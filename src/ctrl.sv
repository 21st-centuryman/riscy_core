==> flow/design.v <==
module ctrl (
    input clk,
    input [31:0] inst,
    output reg [2:0] funct3,
    output reg [5:0] funct7,
    output reg [3:0] rs1,
    output reg [3:0] rs2,
    output reg [3:0] rd,
    output reg [19:0] imm
);
  always @(posedge clk) begin   
    case (inst[6:0])
      7'b0110011: begin   
        funct7 <= inst[31:25];
        rs2 <= inst[24:20];
        rs1 <= inst[19:15];
        funct3 <= inst[14:12];
        rd <= inst[11:7];
        imm <= 'x;
      end
      7'b0010011: begin   
        imm <= inst[31:20];   
        rs1 <= inst[19:15];
        funct3 <= inst[14:12];
        rd <= inst[11:7];
        rs2 <= 'x;
        funct7 <= 'x;
      end
      7'b0100011: begin   
        imm[11:5] <= inst[31:25];
        rs2 <= inst[34:20];
        rs1 <= inst[19:15];
        funct3 <= inst[14:12];
        imm[4:0] <= inst[11:7];
        imm[19:11] <= 'x;
        rd <= 'x;
        funct7 <= 'x;
      end
      7'b1100011: begin   
        imm[11:5] <= inst[31:25];
        rs2 <= inst[34:20];
        rs1 <= inst[19:15];
        funct3 <= inst[14:12];
        imm[4:0] <= inst[11:7];
        imm[19:11] <= 'x;
        rd <= 'x;
        funct7 <= 'x;
      end
      7'b1101111: begin   
        imm <= inst[31:12];
        rd <= inst[11:7];
        funct3 <= 'x;
        rs1 <= 'x;
        rs2 <= 'x;
        funct7 <= 'x;
      end
      7'b1101111: begin   
        imm <= inst[31:12];
        rd <= inst[11:7];
        funct3 <= 'x;
        rs1 <= 'x;
        rs2 <= 'x;
        funct7 <= 'x;
      end
      default: ;
    endcase
  end
endmodule
Step by step through the tools: ctrl
What the tools print for ctrl, step after step.
Lines are those of the file above, counted from 1.
Cell names lack the library's common part.
{ "design": {"design": "ctrl", "clock": "clk", "library": "sky130hd", "corner": "tt_025C_1v80"} }

After elaboration
Source: Yosys, flattened and elaborated, memories not mapped. Widths are those after wreduce. Registers that Yosys merges into a memory's read port (data or address) are not register bits. Print and check cells do not count. Equal cells are merged and count once.
{ "op_classes": {"n_eq": 5, "muxes": 8, "reduce_and_logical": 14} }
{ "op_table": {"columns": ["operator", "count"], "rows": [
  ["9-bit parallel mux with 2-bit select", 1],
  ["5-bit parallel mux with 3-bit select", 1],
  ["7-bit by 6-bit == test with 1-bit output with constant B", 2],
  ["7-bit == test with constant B", 2],
  ["6-bit parallel mux with 2-bit select", 1],
  ["4-bit 2-to-1 mux", 3],
  ["3-bit OR reduction", 3],
  ["2-bit nonzero test", 4],
  ["4-bit OR reduction", 2],
  ["7-bit by 5-bit == test with 1-bit output with constant B", 1],
  ["3-bit nonzero test", 2],
  ["6-bit 2-to-1 mux", 1],
  ["2-bit OR reduction", 2],
  ["4-bit nonzero test", 1],
  ["3-bit 2-to-1 mux", 1]
]} }
{ "bits": {"ff_bits": 41, "inputBits": 33, "word_cells": 35} }

Depth
Longest topological path by Yosys (ltp), each cell counted once; first at word level (registers and memories cut), then after technology mapping (sequential cells cut; the memories' decode and read muxes count).
{ "depth": {"ltp_word": 3, "abc_area": 1, "depth_mapped": 7} }

Mapped cells and area
Source: synth_stat.txt of the flow (Yosys; design flattened, memories mapped). It holds for the ABC_AREA given above (unset counts as 0); a run with the other value may have another netlist.
{ "synth_totals": {"mapped_cells": 118, "mapped_area_um2": 1646.6, "flip_flops": 41, "n_buf": 4} }
{ "by_type": {"columns": ["type", "count", "type_area_um2"], "rows": [
  ["edfxtp_1", 41, 1.23E+03],
  ["nand3_1", 24, 120.115],
  ["a21oi_2", 7, 61.309],
  ["nor2_1", 15, 56.304],
  ["inv_1", 12, 45.043],
  ["buf_6", 3, 33.782],
  ["nand2_1", 6, 22.522],
  ["nor2_4", 2, 22.522],
  ["nor2_2", 3, 18.768],
  ["nand2_2", 2, 12.512],
  ["nand2_4", 1, 11.261],
  ["buf_4", 1, 7.507],
  ["inv_2", 1, 3.754]
]} }

Worst setup path after synthesis
OpenSTA on the mapped netlist: ideal clock, no wires. The path of least setup slack (recovery checks aside). Input and output delay are each 20% of the period. Register names are those of the netlist, which keeps one name where synthesis merged equal registers.
{ "synth_timing": {"path_type": "input -> register", "from": "input inst[4]", "to": "register imm[11]", "tclk_ns": 2.73, "in_delay_ns": 0.546, "setup_ns": 0.343, "arrival_time_ns": 1.251, "path_slack_ns": 1.136, "path_delay_ns": 1.048, "driving_pins": 6, "period_less_setup_slack_ns": 1.594} }
"path_delay_ns" is the arrival time less input delay plus setup time.
"driving_pins" counts driving pins, that of a launching flip-flop among them; a cell with two outputs on the path counts twice.
"period_less_setup_slack_ns" = period - worst setup slack (recovery checks aside). The figure is calculated, with input and output delays left at 20% of the set period.
Between the ends stands the longest chain of elaborated cells between them, by number of cells; it is not shown to be the way that was timed. Of several equally long chains one is given.
Each line given opens the expression or statement behind the cell; cells for indexed reads and writes are added by Yosys, which also makes memories of some case tables.
A register here has more assigning lines than the two given.
The path ends at the enable pin of a flip-flop; only ways to that pin are counted.
{ "synth_via": {"cell_sequence": "inv_2 > nand2_2 > nor2_4 > nand2_4 > buf_6 > nand3_1", "elab_chain_len": 3} }
{ "synth_rtl": {"columns": ["element", "line", "rtl"], "rows": [
  ["start: declaration", 3, "input [31:0] inst,"],
  ["7-bit == test", 12, "case (inst[6:0])"],
  ["3-bit OR reduction", null, null],
  ["3-bit nonzero test", null, null],
  ["end: assignment", 19, "imm <= 'x;"],
  ["end: assignment", 22, "imm <= inst[31:20];"],
  ["end: declaration", 9, "output reg [19:0] imm"]
]} }

Timing after layout
Path of least setup slack in the final report of job 1 (OpenROAD, finished layout, wires in). Where an end is a register, its clock arrival counts in the times.
{ "layout_timing": {"path_type": "input -> register", "from": "input inst[1]", "to": "register imm[16]", "tclk_ns": 2.69, "in_delay_ns": 0.54, "setup_ns": 0.35, "arrival_time_ns": 1.90, "path_slack_ns": 0.71, "driving_pins": 5} }
Between the ends stands the longest chain of elaborated cells between them, by number of cells; it is not shown to be the way that was timed. Of several equally long chains one is given.
A register here has more assigning lines than the two given.
The path ends at the enable pin of a flip-flop; only ways to that pin are counted.
{ "layout_via": {"cell_sequence": "clkdlybuf4s50_1 > nand2_2 > nor2_4 > nand2_4 > nand3_1", "elab_chain_len": 3} }
{ "layout_rtl": {"columns": ["element", "line", "rtl"], "rows": [
  ["start: declaration", 3, "input [31:0] inst,"],
  ["7-bit == test", 12, "case (inst[6:0])"],
  ["3-bit OR reduction", null, null],
  ["3-bit nonzero test", null, null],
  ["end: assignment", 19, "imm <= 'x;"],
  ["end: assignment", 22, "imm <= inst[31:20];"],
  ["end: declaration", 9, "output reg [19:0] imm"]
]} }

FLOW RESULTS
============

Settings and measured results of 2 stored flow runs for module ctrl (sky130hd), not sorted in any way. The constraints put input and output delay at 20% of the set period each and load the outputs with 0.01 pF.
"achieved clock period (ns)" means the clock period less the worst setup slack. The figure is calculated, with input and output delays left at 20% of the set period.
"worst setup path time (ns)" means the part of the period allowed to the worst setup path (the constraints hold back 20% at inputs and 20% at outputs) less its slack; where the path has registers, the arrival times of their clocks count too.
"finish__power__total" rests on the timing tool's default activity at the inputs, not on a simulated workload.

settings of job 1
{
  "period_ns": 2.69,
  "CORE_UTILIZATION": 24,
  "PLACE_DENSITY": 0.92,
  "CORE_ASPECT_RATIO": 0.57,
  "CELL_PAD_IN_SITES_DETAIL_PLACEMENT": 0,
  "ABC_AREA": 1,
  "GPL_ROUTABILITY_DRIVEN": 1,
  "CTS_CLUSTER_SIZE": 24,
  "CAP_MARGIN": 5,
  "MAX_ROUTING_LAYER": "met4",
  "CORE_MARGIN": 2,
  "SLEW_MARGIN": 20
}
report of job 1
yosys chip area after synthesis (um^2): 1646.6
finish__design__die__area: 7565.7
finish__design__instance__area__stdcell: 2618.8
finish__design__instance__utilization: 0.4014
finish__timing__setup__ws: 0.706
finish__timing__setup__tns: 0.000
finish__timing__hold__ws: 0.849
finish__power__total: 1.510e-03
achieved clock period (ns): 1.984
worst setup path time (ns): 1.45
worst setup path kind: input -> register

settings of job 2
{
  "period_ns": 2.92,
  "CORE_UTILIZATION": 44,
  "PLACE_DENSITY": 0.7,
  "CORE_ASPECT_RATIO": 1.17,
  "GPL_TIMING_DRIVEN": 0,
  "GPL_ROUTABILITY_DRIVEN": 1,
  "CAP_MARGIN": 0,
  "SLEW_MARGIN": 30,
  "CORE_MARGIN": 2
}
report of job 2
yosys chip area after synthesis (um^2): 1604.0
finish__design__die__area: 4146.1
finish__design__instance__area__stdcell: 2487.4
finish__design__instance__utilization: 0.7203
finish__timing__setup__ws: 0.249
finish__timing__setup__tns: 0.000
finish__timing__hold__ws: 0.888
finish__power__total: 1.211e-03
achieved clock period (ns): 2.671
worst setup path time (ns): 2.09
worst setup path kind: input -> register
